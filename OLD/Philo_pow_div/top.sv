==> flow/design.v <==
`timescale 1ns / 1ps
module top(
    clk,
    rst,
    initial_value,
    output_value   
    );
    input                   clk;
    input                   rst;
    input   logic [7:0]     initial_value;           
    output  logic [7:0]     output_value;       
    logic   [15:0]          PowM;
    logic   [7:0]           out, out_next;
    typedef enum logic [1:0]
    {
        IDLE    = 'd0,
        EVAL    = 'd1
    }   ss_mul_div;
        ss_mul_div    ss, ss_next;
    always@(posedge clk)
    begin
        if(rst)
        begin
            ss              <=  IDLE;
            output_value    <= '0;
        end
        else
        begin
            ss              <=  ss_next;
            output_value    <=  out_next;
        end
    end
    always_comb
    begin
        ss_next     =   ss;
        PowM        =   initial_value*initial_value;
        out_next    =   out;
        case(ss)
            IDLE:
            begin
                ss_next =   EVAL;
            end
            EVAL:
            begin
                if(PowM[15])
                begin
                    out_next    =   PowM[15:8];
                end
                else
                begin
                    out_next    =   PowM[14:7];
                end
                ss_next =   IDLE;
            end
        endcase
    end
endmodule
* From RTL to reports: top
What the tools print for top, step after step.
Lines are those of the file above, counted from 1.
Operators carry their Yosys type and port widths (W data, S select, Z words).
The mark -- stands for no value.
- Top :: top
- Clock :: clk
- Library :: sky130hd
- Library corner :: tt_025C_1v80

* Word-level counts
Source: Yosys, flattened and elaborated, memories not mapped. Widths are those after wreduce. Registers that Yosys merges into a memory's read port (data or address) are not register bits. Print and check cells do not count. Equal cells are merged and count once.
- Register bits after elaboration :: 10
- Input bits :: 10
- Output and inout port bits :: 8
- Word-level cells :: 9
- Multiply operators :: 1
- Equality and inequality tests :: 1
- Muxes and demuxes :: 3
- Reductions and logical operators :: 2
** Operators with widths (count)
- $mul A8 B8 Y16 :: 1
- $mux W8 :: 2
- $pmux W2 S2 :: 1
- $eq A2 B1 Y1 const B :: 1
- $logic_not A2 Y1 :: 1
- $reduce_bool A2 Y1 :: 1

* Depth
Longest topological path by Yosys (ltp), each cell counted once; first at word level (registers and memories cut), then after technology mapping (sequential cells cut; the memories' decode and read muxes count).
- Depth in word-level cells :: 3
- ABC_AREA :: 0
- Mapped depth :: 17
- Depth with buffers taken out :: 16

* Synthesis result
Source: synth_stat.txt of the flow (Yosys; design flattened, memories mapped). It holds for the ABC_AREA given above (unset counts as 0); a run with the other value may have another netlist.
- Cell count :: 217
- Synthesis area :: 0.0019531 mm²
- Sequential part of the area :: 0.0001602 mm²
- Mapped flip-flops :: 8
- Buffer cells :: 4
** Cells by type
- sky130_fd_sc_hd__fa_1 :: count 24, area in all 480.461 µm²
- sky130_fd_sc_hd__ha_1 :: count 29, area in all 362.848 µm²
- sky130_fd_sc_hd__inv_1 :: count 45, area in all 168.912 µm²
- sky130_fd_sc_hd__dfxtp_1 :: count 8, area in all 160.154 µm²
- sky130_fd_sc_hd__and2_1 :: count 13, area in all 81.328 µm²
- sky130_fd_sc_hd__xnor2_1 :: count 9, area in all 78.826 µm²
- sky130_fd_sc_hd__a21oi_1 :: count 12, area in all 60.058 µm²
- sky130_fd_sc_hd__and2_2 :: count 6, area in all 45.043 µm²
- sky130_fd_sc_hd__or3b_1 :: count 5, area in all 43.792 µm²
- sky130_fd_sc_hd__o21ai_0 :: count 8, area in all 40.038 µm²
- sky130_fd_sc_hd__a21o_1 :: count 5, area in all 37.536 µm²
- sky130_fd_sc_hd__xor2_1 :: count 4, area in all 35.034 µm²
- sky130_fd_sc_hd__nand2_1 :: count 9, area in all 33.782 µm²
- sky130_fd_sc_hd__a221oi_2 :: count 2, area in all 30.029 µm²
- sky130_fd_sc_hd__a2111oi_4 :: count 1, area in all 27.526 µm²
- sky130_fd_sc_hd__and3_1 :: count 3, area in all 18.768 µm²
- sky130_fd_sc_hd__o22ai_1 :: count 3, area in all 18.768 µm²
- sky130_fd_sc_hd__a22o_4 :: count 1, area in all 17.517 µm²
Not listed: further types 23, cells in them 30.

* Path before layout
Path of least setup slack by OpenSTA after synthesis, without wires, with an ideal clock, recovery checks aside; 20% of the period is set as input and as output delay. Where synthesis merged equal registers, the netlist keeps one of their names.
- Path kind :: input-to-reg
- Start :: in initial_value[6]
- End :: reg output_value[4]
- Clock period :: 10100 ps
- Input delay :: 2020 ps
- Setup time :: 75 ps
- Time at the first pin :: 2020 ps
- Arrival :: 6105 ps
- Data required time :: 10025 ps
- Path slack :: 3920 ps
- Delay of the path :: 4160 ps
- Stages on the path :: 16
- Path buffers :: 2
- Synthesis period reached :: 6180 ps
"delay of the path" = arrival - input delay + setup time.
"stages on the path" counts driving pins, that of a launching flip-flop among them; a cell with two outputs on the path counts twice.
"synthesis period reached" is the clock period less the worst setup slack; recovery checks do not enter. This is arithmetic on one report: input and output delays are still those of the set period (20% each).
Between the ends stands the longest chain of elaborated cells between them, by number of cells; it is not shown to be the way that was timed. Of several equally long chains one is given.
Each line given opens the expression or statement behind the cell; cells for indexed reads and writes are added by Yosys, which also makes memories of some case tables.
- Cells stage by stage :: sky130_fd_sc_hd__clkbuf_1 sky130_fd_sc_hd__and2_1 sky130_fd_sc_hd__fa_1 sky130_fd_sc_hd__fa_1 sky130_fd_sc_hd__inv_1 sky130_fd_sc_hd__fa_1 sky130_fd_sc_hd__fa_1 sky130_fd_sc_hd__inv_1 sky130_fd_sc_hd__ha_1 sky130_fd_sc_hd__a211oi_1 sky130_fd_sc_hd__o21bai_1 sky130_fd_sc_hd__o21bai_2 sky130_fd_sc_hd__a221oi_2 sky130_fd_sc_hd__buf_4 sky130_fd_sc_hd__o21ai_0 sky130_fd_sc_hd__o22ai_1
- Length of the longest elaborated chain :: 3
- Elaborated cells on any way between the ends :: 3
- RTL lines with such cells :: 3
- Those cells by class :: mul (1); mux (2)
** RTL lines, path after synthesis
- start, declared :: line 10 : input   logic [7:0]     initial_value;
- $mul A8 B8 Y16 :: line 36 : PowM        =   initial_value*initial_value;
- $mux W8 :: line 45 : if(PowM[15])
- $mux W8 :: line 38 : case(ss)
- end, assigned :: line 25 : output_value    <= '0;
- end, assigned :: line 30 : output_value    <=  out_next;
- end, declared :: line 11 : output  logic [7:0]     output_value;

Wiki page: top / flow data

Stored flow runs of top (2 of them; Yosys, OpenROAD, sky130hd). They differ in their settings and are not a sequence. Constraints: input delay and output delay 20% of the set period each, output load 0.01 pF.

* Flow run 1
** Files
==> flow/run.sh <==
#!/bin/bash
# the make line also repeats the synthesis and layout settings of config.mk as NAME=value (left out here)
make -C /OpenROAD-flow-scripts/flow DESIGN_CONFIG=/design/flow/config.mk WORK_HOME=/design/flow/orfs CLKGATE_MAP_FILE= finish
==> flow/config.mk <==
export PLATFORM = sky130hd
export DESIGN_NAME = top
export DESIGN_NICKNAME = top
export VERILOG_FILES = /design/flow/design.v
export SDC_FILE = /design/flow/constraint.sdc
export NUM_CORES = 4
export LEC_CHECK = 0
export CAP_MARGIN = 5
export CELL_PAD_IN_SITES_GLOBAL_PLACEMENT = 2
export CORE_ASPECT_RATIO = 0.6
export CORE_MARGIN = 10
export CORE_UTILIZATION = 72
export CTS_CLUSTER_SIZE = 87
export PLACE_DENSITY_LB_ADDON = 0.06
export SETUP_SLACK_MARGIN = 2.8
export SLEW_MARGIN = 20
export TNS_END_PERCENT = 70
==> flow/constraint.sdc <==
create_clock -name core_clock -period 9.85 [get_ports {clk}]
set_input_delay 1.9700 -clock core_clock [delete_from_list [all_inputs] [get_ports {clk}]]
set_output_delay 1.9700 -clock core_clock [all_outputs]
set_load 0.01 [all_outputs]
** Results
Unfinished; error FLW-0024 in placement.

* Flow run 2
** Files
==> flow/run.sh <==
#!/bin/bash
# the make line also repeats the synthesis and layout settings of config.mk as NAME=value (left out here)
make -C /OpenROAD-flow-scripts/flow DESIGN_CONFIG=/design/flow/config.mk WORK_HOME=/design/flow/orfs CLKGATE_MAP_FILE= finish
==> flow/config.mk <==
export PLATFORM = sky130hd
export DESIGN_NAME = top
export DESIGN_NICKNAME = top
export VERILOG_FILES = /design/flow/design.v
export SDC_FILE = /design/flow/constraint.sdc
export NUM_CORES = 4
export LEC_CHECK = 0
export ABC_AREA = 1
export CAP_MARGIN = 20
export CELL_PAD_IN_SITES_DETAIL_PLACEMENT = 0
export CELL_PAD_IN_SITES_GLOBAL_PLACEMENT = 3
export CORE_ASPECT_RATIO = 0.59
export CORE_MARGIN = 2
export CORE_UTILIZATION = 60
export CTS_CLUSTER_SIZE = 54
export HOLD_SLACK_MARGIN = -0.03
export SETUP_SLACK_MARGIN = -0.18
export SLEW_MARGIN = 40
export TNS_END_PERCENT = 65
==> flow/constraint.sdc <==
create_clock -name core_clock -period 5.26 [get_ports {clk}]
set_input_delay 1.0520 -clock core_clock [delete_from_list [all_inputs] [get_ports {clk}]]
set_output_delay 1.0520 -clock core_clock [all_outputs]
set_load 0.01 [all_outputs]
** Results
Unfinished; error GPL-0301 in placement.
